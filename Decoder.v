==> flow/design.v <==
`timescale 1ns / 1ps
module Decoder(
    clk,
    Row,
    Col,
    DecodeOut,
    detect,
    flagfinal
    );
    input clk;						 
    input [3:0] Row;				 
    output [3:0] Col;			 
    output [3:0] DecodeOut;	 
    output flagfinal;
    output reg detect;
	reg [3:0] Col;
	reg flag;
	reg flag1;
	reg flag2;
	reg flag3;
	reg [3:0] DecodeOut;
	reg [19:0] sclk;
	always @(posedge clk) begin
			if (sclk == 20'b00011000011010100000) begin
				Col <= 4'b0111;
				sclk <= sclk + 1'b1;
			end
			else if(sclk == 20'b00011000011010101000) begin
				if (Row == 4'b0111) begin
					DecodeOut <= 4'b0001;	
					flag<=1'b1;	 
				end
				else if(Row == 4'b1011) begin
					DecodeOut <= 4'b0100; 
					flag<=1'b1;		 
				end
				else if(Row == 4'b1101) begin
					DecodeOut <= 4'b0111; 
					flag<=1'b1;		 
				end
				else if(Row == 4'b1110) begin
					DecodeOut <= 4'b0000;
					flag<=1'b1; 		 
				end
				else begin
                    flag<=1'b0;end
				sclk <= sclk + 1'b1;
            end
			else if(sclk == 20'b00110000110101000000) begin
				Col<= 4'b1011;
				sclk <= sclk + 1'b1;
			end
			else if(sclk == 20'b00110000110101001000) begin
				if (Row == 4'b0111) begin
					DecodeOut <= 4'b0010; 
					flag1<=1'b1;		 
				end
				else if(Row == 4'b1011) begin
					DecodeOut <= 4'b0101; 
					flag1<=1'b1;		 
				end
				else if(Row == 4'b1101) begin
					DecodeOut <= 4'b1000;
					flag1<=1'b1; 		 
				end
				else if(Row == 4'b1110) begin
					DecodeOut <= 4'b1111;
					flag1<=1'b1; 		 
				end
				else begin
				    flag1<=1'b0; end
				sclk <= sclk + 1'b1;   
			end
			else if(sclk == 20'b01001001001111100000) begin
				Col<= 4'b1101;
				sclk <= sclk + 1'b1;
			end
			else if(sclk == 20'b01001001001111101000) begin
				if(Row == 4'b0111) begin
					DecodeOut <= 4'b0011;
					flag2<=1'b1; 		 
				end
				else if(Row == 4'b1011) begin
					DecodeOut <= 4'b0110;
					flag2<=1'b1; 		 
				end
				else if(Row == 4'b1101) begin
					DecodeOut <= 4'b1001;
					flag2<=1'b1; 		 
				end
				else if(Row == 4'b1110) begin
					DecodeOut <= 4'b1110;
					flag2<=1'b1; 		 
				end
                else begin
                    flag2<=1'b0; end
				sclk <= sclk + 1'b1;
			end
			else if(sclk == 20'b01100001101010000000) begin
				Col<= 4'b1110;
				sclk <= sclk + 1'b1;
			end
			else if(sclk == 20'b01100001101010001000) begin
				if(Row == 4'b0111) begin
					DecodeOut <= 4'b1010;
					flag3<=1'b1;  
				end
				else if(Row == 4'b1011) begin
					DecodeOut <= 4'b1011;
					flag3<=1'b1;  
				end
				else if(Row == 4'b1101) begin
					DecodeOut <= 4'b1100;
					flag3<=1'b1;
				end
				else if(Row == 4'b1110) begin
					DecodeOut <= 4'b1101;  
					flag3<=1'b1;
				end
				else  begin
				flag3<=1'b0; end
				sclk <= 20'b00000000000000000000;
			end
			else begin
				sclk <= sclk + 1'b1;
			end
end
assign flagfinal =flag || flag1 || flag2 || flag3;
endmodule
Tool chain data of Decoder
The steps from the RTL of Decoder to its reports follow in flow order. Line numbers count from 1 in the design file above. Operators carry their Yosys type and port widths (W data, S select, Z words). Cell names lack the library's common part. The mark n/a stands for no value.

Design top: Decoder. Clock port: clk. Standard-cell library: sky130hd. Timing corner: tt_025C_1v80.

Word level
Yosys after proc, flatten, opt, wreduce and memory -nomap, before mapping. Memory bits, and registers merged into a memory's read port (data or address), are not among the register bits. Print and check cells are not counted. Equal cells are merged and count once.

Output and inout bits: 10. For input bits the number is 5. Under register bits after elaboration stands 32. The figure for cells after elaboration is 84.

For mux-type cells the number is 40. The entry for bitwise operators reads 7. For reduce/logical cells the number is 12. Under add/sub/neg operators stands 1. Under equality and inequality tests stands 17.

Operators by type and width (number): $mux W20 (8); $mux W4 (28); $eq A20 B19 Y1 const B (4); $eq A20 B17 Y1 const B (2); $eq A20 B18 Y1 const B (2); $add A20 B1 Y20 const B (1); $eq A4 B4 Y1 const B (3); $reduce_and A6 Y1 (2); $reduce_and A4 Y1 (2); $reduce_bool A4 Y1 (2); $reduce_and A8 Y1 (1); $not A1 Y1 (7); $ne A3 B3 Y1 const B (2); $ne A2 B2 Y1 const B (2); $eq A4 B3 Y1 const B (1); $ne A4 B4 Y1 const B (1); $mux W1 (4); $logic_or A1 B1 Y1 (3); $reduce_bool A3 Y1 (1); $reduce_and A2 Y1 (1).

Longest topological paths
Yosys ltp: most cells in a row. Word level: on the elaborated netlist, between registers, memories and ports. Mapped: between sequential cells and ports; inverters and the memories' decode and read muxes count.

For depth in word-level cells the number is 12. Under ABC_AREA stands 0. The entry for depth in mapped cells reads 8.

Mapped cells and area
Source: synth_stat.txt of the flow (Yosys; design flattened, memories mapped). It holds for the ABC_AREA given above (unset counts as 0); a run with the other value may have another netlist.

Cells by type: dfxtp_1 (number 24, total area 480.461 sq um); edfxtp_1 (number 8, total area 240.23 sq um); xnor2_1 (number 14, total area 122.618 sq um); nand3_1 (number 13, total area 65.062 sq um); nor2_1 (number 16, total area 60.058 sq um); xor2_1 (number 5, total area 43.792 sq um); nand2_1 (number 10, total area 37.536 sq um); nand4_1 (number 5, total area 31.28 sq um); mux2i_1 (number 3, total area 30.029 sq um); nor3_2 (number 3, total area 30.029 sq um); and3_1 (number 4, total area 25.024 sq um); ha_1 (number 2, total area 25.024 sq um); nor3b_2 (number 2, total area 25.024 sq um); nor4bb_1 (number 2, total area 20.019 sq um); nand2b_1 (number 3, total area 18.768 sq um); or3_1 (number 3, total area 18.768 sq um); and4_1 (number 2, total area 17.517 sq um); nand4b_2 (number 1, total area 15.014 sq um).

Not listed: further types 30, cells in them 35.

Under buffer cells stands 3. Cells in the netlist: 155. Under synthesis area stands 1562.7 sq um. For mapped flip-flops the number is 32.

Worst setup path after synthesis
Path of least setup slack by OpenSTA after synthesis, without wires, with an ideal clock, recovery checks aside; 20% of the period is set as input and as output delay. Where synthesis merged equal registers, the netlist keeps one of their names.

Path type: input-to-reg. Start: in Row[1]. End: reg DecodeOut[0]. The entry for data arrival time reads 1.463 ns. The entry for path buffers reads 1. Stages: 5. For path slack the number is 1.456 ns. Clock period: 3.23 ns. The figure for time at the first pin is 0.646 ns. Setup time: 0.311 ns. The entry for delay of the path reads 1.128 ns. The figure for external input delay is 0.646 ns. The figure for synthesis period reached is 1.774 ns.

"delay of the path" = arrival - input delay + setup time. "stages": output pins that drive a net of the path, with the launching flip-flop's if there is one; two outputs of one cell count as two. "synthesis period reached" = period - worst setup slack (recovery checks aside). The figure is calculated, with input and output delays left at 20% of the set period. The rows between start and end are the longest chain of elaborated cells between them; the timing report does not say that the signal goes this way. Where chains are equally long, one stands for them. Each line given opens the expression or statement behind the cell; cells for indexed reads and writes are added by Yosys, which also makes memories of some case tables. A register here has more assigning lines than the two given. Only ways into the end's enable, where the timed path ends, are counted here.

Cells stage by stage: clkbuf_1 nor2_1 a21oi_1 mux2i_1 o41a_1. The entry for cells in the longest elaborated chain reads 3. For elaborated cells between the ends (all ways) the number is 6.

Ends and longest elaborated chain, post-synthesis: start, declared (RTL line 11) `input [3:0] Row;`; $eq A4 B3 Y1 (RTL line 104) `if(Row == 4'b0111) begin`; $reduce_bool A4 Y1; $reduce_and A6 Y1; end, assigned (RTL line 105) `DecodeOut <= 4'b1010;`; end, assigned (RTL line 109) `DecodeOut <= 4'b1011;`; end, declared (RTL line 13) `output [3:0] DecodeOut;`.

Worst path after layout
From the final timing report of run 1: the path of least setup slack in the routed layout; clock arrival at registers is part of the times.

Path type: reg-to-output. Start: reg flag1. End: out flagfinal. Clock period: 2.9 ns. Stages: 3. For path slack the number is 0.65 ns. The figure for time at the first pin is 0.28 ns. The entry for path buffers reads 1. The entry for data arrival time reads 1.67 ns.

The rows between start and end are the longest chain of elaborated cells between them; the timing report does not say that the signal goes this way. Where chains are equally long, one stands for them. A register here has more assigning lines than the two given.

Cells stage by stage: edfxtp_1 or4_1 clkdlybuf4s50_1. The entry for cells in the longest elaborated chain reads 3. For elaborated cells between the ends (all ways) the number is 3. RTL lines with such cells: 1.

Ends and longest elaborated chain, post-layout: start, declared (RTL line 18) `reg flag1;`; start, assigned (RTL line 56) `flag1<=1'b1;`; start, assigned (RTL line 60) `flag1<=1'b1;`; $logic_or A1 B1 Y1 (3 in a row) (RTL line 128) `assign flagfinal =flag || flag1 || flag2 || flag3;`; end, declared (RTL line 14) `output flagfinal;`.

Lab notebook: Decoder

Measured results for Decoder: 2 stored runs of the Yosys and OpenROAD flow on sky130hd. The settings differ; the order carries no meaning. The constraints put input and output delay at 20% of the set period each and load the outputs with 0.01 pF. "achieved period" means the clock period less the worst setup slack. The figure is calculated, with input and output delays left at 20% of the set period.

Files of run 1:
==> flow/run.sh <==
#!/bin/bash
# the make line also repeats the synthesis and layout settings of config.mk as NAME=value (left out here)
make -C /OpenROAD-flow-scripts/flow DESIGN_CONFIG=/design/flow/config.mk WORK_HOME=/design/flow/orfs CLKGATE_MAP_FILE= finish
==> flow/config.mk <==
export PLATFORM = sky130hd
export DESIGN_NAME = Decoder
export DESIGN_NICKNAME = Decoder
export VERILOG_FILES = /design/flow/design.v
export SDC_FILE = /design/flow/constraint.sdc
export NUM_CORES = 4
export LEC_CHECK = 0
export CAP_MARGIN = 35
export CORE_MARGIN = 3
export CORE_UTILIZATION = 15
export CTS_CLUSTER_DIAMETER = 261
export CTS_CLUSTER_SIZE = 20
export GPL_TIMING_DRIVEN = 0
export MAX_ROUTING_LAYER = met5
export PLACE_DENSITY_LB_ADDON = 0.11
export SLEW_MARGIN = 20
==> flow/constraint.sdc <==
create_clock -name core_clock -period 2.9 [get_ports {clk}]
set_input_delay 0.5800 -clock core_clock [delete_from_list [all_inputs] [get_ports {clk}]]
set_output_delay 0.5800 -clock core_clock [all_outputs]
set_load 0.01 [all_outputs]

Results of run 1. The standard-cell area after layout stands at 1949.4 sq um. The smallest setup slack reads 0.653 ns. The measured die size is 11679.1 sq um. The measured chip area in the Yosys report is 1562.7 sq um. The achieved period comes to 2.247 ns. The measured setup TNS is 0.000 ns. For the worst hold slack in the final report the run shows 0.483 ns.

Files of run 2:
==> flow/run.sh <==
#!/bin/bash
# the make line also repeats the synthesis and layout settings of config.mk as NAME=value (left out here)
make -C /OpenROAD-flow-scripts/flow DESIGN_CONFIG=/design/flow/config.mk WORK_HOME=/design/flow/orfs CLKGATE_MAP_FILE= finish
==> flow/config.mk <==
export PLATFORM = sky130hd
export DESIGN_NAME = Decoder
export DESIGN_NICKNAME = Decoder
export VERILOG_FILES = /design/flow/design.v
export SDC_FILE = /design/flow/constraint.sdc
export NUM_CORES = 4
export LEC_CHECK = 0
export CAP_MARGIN = 20
export CORE_MARGIN = 2
export CORE_UTILIZATION = 40
export SLEW_MARGIN = 20
==> flow/constraint.sdc <==
create_clock -name core_clock -period 3.55 [get_ports {clk}]
set_input_delay 0.7100 -clock core_clock [delete_from_list [all_inputs] [get_ports {clk}]]
set_output_delay 0.7100 -clock core_clock [all_outputs]
set_load 0.01 [all_outputs]

Results of run 2. The smallest setup slack reads 1.223 ns. The achieved period comes to 2.327 ns. The measured chip area in the Yosys report is 1562.7 sq um. For the worst hold slack in the final report the run shows 0.479 ns. The measured die size is 4422.9 sq um. The measured setup TNS is 0.000 ns. The standard-cell area after layout stands at 1834.3 sq um.
